==> flow/design.v <==
module Float_Add(clk,rst,start,X,Y,valid,sum);
input clk;
input rst;
input start;
input [31:0]X,Y;	 
output [31:0]sum;	 
output valid;
reg X_sign;
reg Y_sign;
reg sum_sign,next_sum_sign;
reg [7:0] X_exp;
reg [7:0] Y_exp;
reg [7:0] sum_exp,next_sum_exp;
reg [23:0] X_mant, Y_mant;
reg [23:0] X_mantissa, Y_mantissa;  
reg [24:0] sum_mantissa, next_sum_mantissa;  
reg [8:0] expsub,abs_diff;
reg [24:0] sum_mantissa_temp;
reg [1:0] next_state, pres_state;
reg valid, next_valid;
parameter IDLE = 2'b00;
parameter START = 2'b01;
parameter SHIFT_MANT = 2'b10;
assign sum = {sum_sign,sum_exp,sum_mantissa[22:0]};
assign add_carry = sum_mantissa[24] & !(X_sign ^ Y_sign);	 
assign sub_borrow = sum_mantissa_temp[24] & (X_sign ^ Y_sign);  
always @ (posedge clk or negedge rst)
begin
if(!rst)
begin
	valid 	     <= 1'b0;
	pres_state   <= 2'd0;
	sum_exp      <= 8'd0;
	sum_mantissa <= 25'd0;
	sum_sign     <= 1'b0;
end
else
begin
	valid 	     <= next_valid;
	pres_state   <= next_state;
	sum_exp      <= next_sum_exp;
	sum_mantissa <= next_sum_mantissa;
	sum_sign     <= next_sum_sign;
end
end
always @ (*)
begin 
next_valid = 1'b0;
X_sign = X[31];
X_exp = X[30:23];
X_mant = {1'b1,X[22:0]};	
Y_sign = Y[31];
Y_exp = Y[30:23];
Y_mant = {1'b1,Y[22:0]};
next_sum_sign = sum_sign;		
next_sum_exp = 8'd0;
next_sum_mantissa = 25'd0;
next_state = IDLE;
sum_mantissa_temp = 25'd0;
case(pres_state)
IDLE:
begin
	next_valid = 1'b0;
	X_sign = X[31];
	X_exp = X[30:23];
	X_mant = {1'b1,X[22:0]};	 
	Y_sign = Y[31];
	Y_exp = Y[30:23];
	Y_mant = {1'b1,Y[22:0]};
	next_sum_sign = 1'b0;
	next_sum_exp = 8'd0;
	next_sum_mantissa = 25'd0;
	next_state = (start) ? START : pres_state;
end
START:
begin
    expsub = X_exp - Y_exp;
    abs_diff = expsub[8] ? !(expsub[7:0])+1'b1 : expsub[7:0];	 
    X_mantissa = expsub[8] ? X_mant >> abs_diff : X_mant;	 
    Y_mantissa = expsub[8] ? Y_mant : Y_mant >> abs_diff;    
    next_sum_exp = expsub[8] ? Y_exp : X_exp;			 
    sum_mantissa_temp = !(X_sign ^ Y_sign) ? X_mantissa + Y_mantissa :	 
			 (X_sign) ? Y_mantissa - X_mantissa :
			 (Y_sign) ? X_mantissa - Y_mantissa : sum_mantissa;
    next_sum_mantissa = (sub_borrow) ? ~(sum_mantissa_temp)+1'b1 : sum_mantissa_temp;  
    next_sum_sign = ((X_sign & Y_sign) || sub_borrow);
    next_valid = 1'b0;	
    next_state = SHIFT_MANT;	
end
SHIFT_MANT:					 
begin
    next_sum_exp = sum_mantissa[23] ? sum_exp : (add_carry)? sum_exp + 1'b1 : sum_exp - 1'b1;
    next_sum_mantissa = sum_mantissa[23] ? sum_mantissa : (add_carry) ? sum_mantissa >> 1 : sum_mantissa << 1;
    next_valid = sum_mantissa[23] ? 1'b1 : 1'b0;
    next_state = sum_mantissa[23] ? IDLE : pres_state;
end
endcase
end
endmodule
# From RTL to reports: Float_Add
# Tool output for the design above, in the order of the flow.
# Line numbers count from 1 in the design file above.
# Operators carry their Yosys type and port widths (W data, S select, Z words).
# Library cell names are shortened.
# A cell with n/a has no value.
[setup]
top_module = "Float_Add"
clk_port = "clk"
lib = "sky130hd"
lib_corner = "tt_025C_1v80"

# After elaboration
# Yosys after proc, flatten, opt, wreduce and memory -nomap, before mapping. Memory bits, and registers merged into a memory's read port (data or address), are not among the register bits. Print and check cells are not counted. Equal cells are merged and count once.
[word_totals]
register_bits = 37
latchBits = 0
mem_bits_rw = 0
mem_bits_ro = 0
clocked_rd_ports_x_width = 0
mem_count = 0
inputBits = 67
out_inout_bits = 33
elab_cells = 53
[classes]
n_addsub = 8
n_mul = 0
n_div = 0
cmp = 0
n_eq = 5
shifts = 2
n_mux = 21
bitwise = 5
reduce_and_logical = 6
[ops]
columns = ["op", "count"]
rows = [
  ["$mux W25", 6],
  ["$mux W24", 3],
  ["$sub A24 B24 Y25", 2],
  ["$pmux W25 S2", 1],
  ["$shr A24 B8 Y24", 2],
  ["$mux W8", 4],
  ["$add A24 B24 Y25", 1],
  ["$add A25 B1 Y25 const B", 1],
  ["$not A25 Y25", 1],
  ["$pmux W8 S2", 1],
  ["$sub A8 B8 Y9", 1],
  ["$add A8 B1 Y8 const B", 1],
  ["$sub A8 B1 Y8 const B", 1],
  ["$logic_not A8 Y1", 1],
  ["$ne A2 B2 Y1 const B", 3],
  ["$pmux W2 S3", 1],
  ["$mux W2", 2],
  ["$and A1 B1 Y1", 3],
  ["$add A1 B1 Y2 const B", 1],
  ["$eq A2 B1 Y1 const B", 1],
  ["$eq A2 B2 Y1 const B", 1],
  ["$logic_not A2 Y1", 1],
  ["$reduce_and A2 Y1", 1],
  ["$reduce_bool A2 Y1", 1],
  ["$pmux W1 S2", 1],
  ["$mux W1", 2],
  ["$xor A1 B1 Y1", 1],
  ["$logic_or A1 B1 Y1", 1],
  ["$logic_not A1 Y1", 1],
]

# Longest topological paths
# Depth = most cells in a row (Yosys ltp): at word level without a register or memory, in the mapped netlist without a sequential cell, where the memories' decode and read muxes count.
[depth]
word_depth = 14
ABC_AREA = 0
mapped_depth = 34
depth_no_buf = 30

# After synthesis
# The flow's flattened synthesis, as Yosys stat reports it; memories are mapped. The netlist is that of the ABC_AREA named above (0 if unset); the other value can give another one.
# Totals and module areas in this step are rounded.
[by_type]
columns = ["cell", "count"]
rows = [
  ["ha_1", 86],
  ["dfrtp_1", 37],
  ["a21oi_1", 157],
  ["nand2_1", 207],
  ["nor2_1", 150],
  ["mux2i_1", 49],
  ["o21ai_0", 78],
  ["inv_1", 90],
  ["clkbuf_1", 67],
  ["xnor2_1", 25],
  ["buf_4", 27],
  ["a211oi_1", 25],
  ["o22ai_1", 30],
  ["nand3_1", 35],
  ["a221o_1", 16],
  ["o21a_1", 21],
  ["a31oi_1", 25],
  ["a21o_1", 20],
]
# Not listed: further types 80, cells in them 444.
[synth_totals]
cells = 1589
yosys_area_mm2 = 0.011
ff_cells = 38

# Worst setup path after synthesis
# Source: OpenSTA report_checks on the synthesized netlist (no wires, ideal clock, input and output delay 20% of the period each), path of least setup slack; recovery checks are left aside. Register names are those of the netlist, which keeps one name where synthesis merged equal registers.
[synth_path]
path_kind = "input to register"
from = "in X[23]"
to = "reg sum_mantissa[3]"
period_ns = 19.6
t_first_pin_ns = 3.920
arrival_time_ns = 10.440
required_ns = 19.462
path_slack_ns = 9.021
delay_ns = 6.658
stages = 28
period_less_setup_slack_ns = 10.579
# "delay_ns" is the arrival time less input delay plus setup time.
# "stages": output pins that drive a net of the path, with the launching flip-flop's if there is one; two outputs of one cell count as two.
# "period_less_setup_slack_ns" = period - worst setup slack (recovery checks aside). The figure is calculated, with input and output delays left at 20% of the set period.
# The rows between start and end are the longest chain of elaborated cells between them; the timing report does not say that the signal goes this way. Where chains are equally long, one stands for them.
# Each line given opens the expression or statement behind the cell; cells for indexed reads and writes are added by Yosys, which also makes memories of some case tables.
[synth_between]
cell_sequence = "inv_1 ha_1 inv_1 fa_1 a211oi_4 nor2_1 o41ai_4 buf_4 clkbuf_1 clkbuf_1 clkbuf_1 buf_1 mux2i_1 inv_1 fa_1 nor2b_1 o311ai_1 a31oi_1 or3_1 a221o_1 a2111oi_2 a221oi_1 or2_1 buf_2 buf_6 nor2_1 xor2_1 o22ai_1"
elab_chain_len = 14
[synth_rtl]
columns = ["item", "line_no", "source"]
rows = [
  ["start, declared", 5, "input [31:0]X,Y;"],
  ["$sub A8 B8 Y9", 77, "expsub = X_exp - Y_exp;"],
  ["$logic_not A8 Y1", 78, "abs_diff = expsub[8] ? !(expsub[7:0])+1'b1 : expsub[7:0];"],
  ["$add A1 B1 Y2", 78, ""],
  ["$mux W8", 78, ""],
  ["$shr A24 B8 Y24", 79, "X_mantissa = expsub[8] ? X_mant >> abs_diff : X_mant;"],
  ["$mux W24", 79, ""],
  ["$sub A24 B24 Y25", 84, "(Y_sign) ? X_mantissa - Y_mantissa : sum_mantissa;"],
  ["$mux W25", 84, ""],
  ["$mux W25", 83, "(X_sign) ? Y_mantissa - X_mantissa :"],
  ["$mux W25", 82, "sum_mantissa_temp = !(X_sign ^ Y_sign) ? X_mantissa + Y_mantissa :"],
  ["$not A25 Y25", 85, "next_sum_mantissa = (sub_borrow) ? ~(sum_mantissa_temp)+1'b1 : sum_mantissa_temp;"],
  ["$add A25 B1 Y25", 85, ""],
  ["$mux W25", 85, ""],
  ["$pmux W25 S2", 60, "case(pres_state)"],
  ["end, assigned", 34, "sum_mantissa <= 25'd0;"],
  ["end, assigned", 42, "sum_mantissa <= next_sum_mantissa;"],
  ["end, declared", 16, "reg [24:0] sum_mantissa, next_sum_mantissa;"],
]

# Worst path after layout
# Path of least setup slack in the final report of entry A (OpenROAD, finished layout, wires in). Where an end is a register, its clock arrival counts in the times.
[layout_path]
path_kind = "input to register"
from = "in X[23]"
to = "reg sum_mantissa[10]"
period_ns = 6.95
t_first_pin_ns = 1.39
arrival_time_ns = 8.11
required_ns = 7.09
path_slack_ns = -1.03
stages = 38
# The rows between start and end are the longest chain of elaborated cells between them; the timing report does not say that the signal goes this way. Where chains are equally long, one stands for them.
[layout_between]
cell_sequence = "buf_8 inv_12 ha_4 inv_2 fa_2 a211oi_4 buf_6 nor2_4 o41ai_4 buf_4 buf_8 nand4_4 buf_4 o31ai_4 buf_6 o31ai_2 buf_4 mux2i_4 (+2 left out) buf_4 o22a_1 ha_2 inv_2 fa_2 nor2b_4 o311ai_4 a31oi_2 or3_4 a221o_1 a2111oi_4 a221oi_2 or2_4 buf_12 buf_4 a21oi_2 xor2_1 o22ai_1"
elab_chain_len = 14
[layout_rtl]
columns = ["item", "line_no", "source"]
rows = [
  ["start, declared", 5, "input [31:0]X,Y;"],
  ["$sub A8 B8 Y9", 77, "expsub = X_exp - Y_exp;"],
  ["$logic_not A8 Y1", 78, "abs_diff = expsub[8] ? !(expsub[7:0])+1'b1 : expsub[7:0];"],
  ["$add A1 B1 Y2", 78, ""],
  ["$mux W8", 78, ""],
  ["$shr A24 B8 Y24", 79, "X_mantissa = expsub[8] ? X_mant >> abs_diff : X_mant;"],
  ["$mux W24", 79, ""],
  ["$sub A24 B24 Y25", 84, "(Y_sign) ? X_mantissa - Y_mantissa : sum_mantissa;"],
  ["$mux W25", 84, ""],
  ["$mux W25", 83, "(X_sign) ? Y_mantissa - X_mantissa :"],
  ["$mux W25", 82, "sum_mantissa_temp = !(X_sign ^ Y_sign) ? X_mantissa + Y_mantissa :"],
  ["$not A25 Y25", 85, "next_sum_mantissa = (sub_borrow) ? ~(sum_mantissa_temp)+1'b1 : sum_mantissa_temp;"],
  ["$add A25 B1 Y25", 85, ""],
  ["$mux W25", 85, ""],
  ["$pmux W25 S2", 60, "case(pres_state)"],
  ["end, assigned", 34, "sum_mantissa <= 25'd0;"],
  ["end, assigned", 42, "sum_mantissa <= next_sum_mantissa;"],
  ["end, declared", 16, "reg [24:0] sum_mantissa, next_sum_mantissa;"],
]

# Float_Add through Yosys and OpenROAD on sky130hd: 2 stored runs, unordered, with their settings and measured results. The constraints put input and output delay at 20% of the set period each and load the outputs with 0.01 pF.
# "period_reached_ns" means the clock period less the worst setup slack. The figure is calculated, with input and output delays left at 20% of the set period.
# "power.total_uw": no workload was simulated; the value follows from the tool's default switching activity.
# The results are shown rounded.

[[run]]
name = "entry A"
[run.settings]
period_ns = 6.95
CORE_UTILIZATION = 17
SETUP_SLACK_MARGIN = 1.7
PLACE_DENSITY = 0.94
HOLD_SLACK_MARGIN = -0.03
CORE_ASPECT_RATIO = 0.88
CAP_MARGIN = 0
MAX_ROUTING_LAYER = "met5"
CORE_MARGIN = 2
SLEW_MARGIN = 20
[run.results]
ws_setup_ns = -1.0
post_route_stdcell_area_mm2 = 0.018
total_die_area_mm2 = 0.065
period_reached_ns = 7.977
power.total_uw = 5200
post_synth_area_mm2 = 0.011
tns_ns = -23

[[run]]
name = "entry B"
[run.settings]
period_ns = 11.6
CORE_UTILIZATION = 59
SETUP_SLACK_MARGIN = 2.1
PLACE_DENSITY_LB_ADDON = 0.04
CORE_ASPECT_RATIO = 0.85
CELL_PAD_IN_SITES_DETAIL_PLACEMENT = 1
TNS_END_PERCENT = 55
ABC_AREA = 0
GPL_TIMING_DRIVEN = 1
GPL_ROUTABILITY_DRIVEN = 0
CTS_CLUSTER_SIZE = 81
SLEW_MARGIN = 25
MAX_ROUTING_LAYER = "met5"
CAP_MARGIN = 20
CORE_MARGIN = 2
[run.results]
outcome = "not finished: clock tree synthesis ended with error DPL-0033"
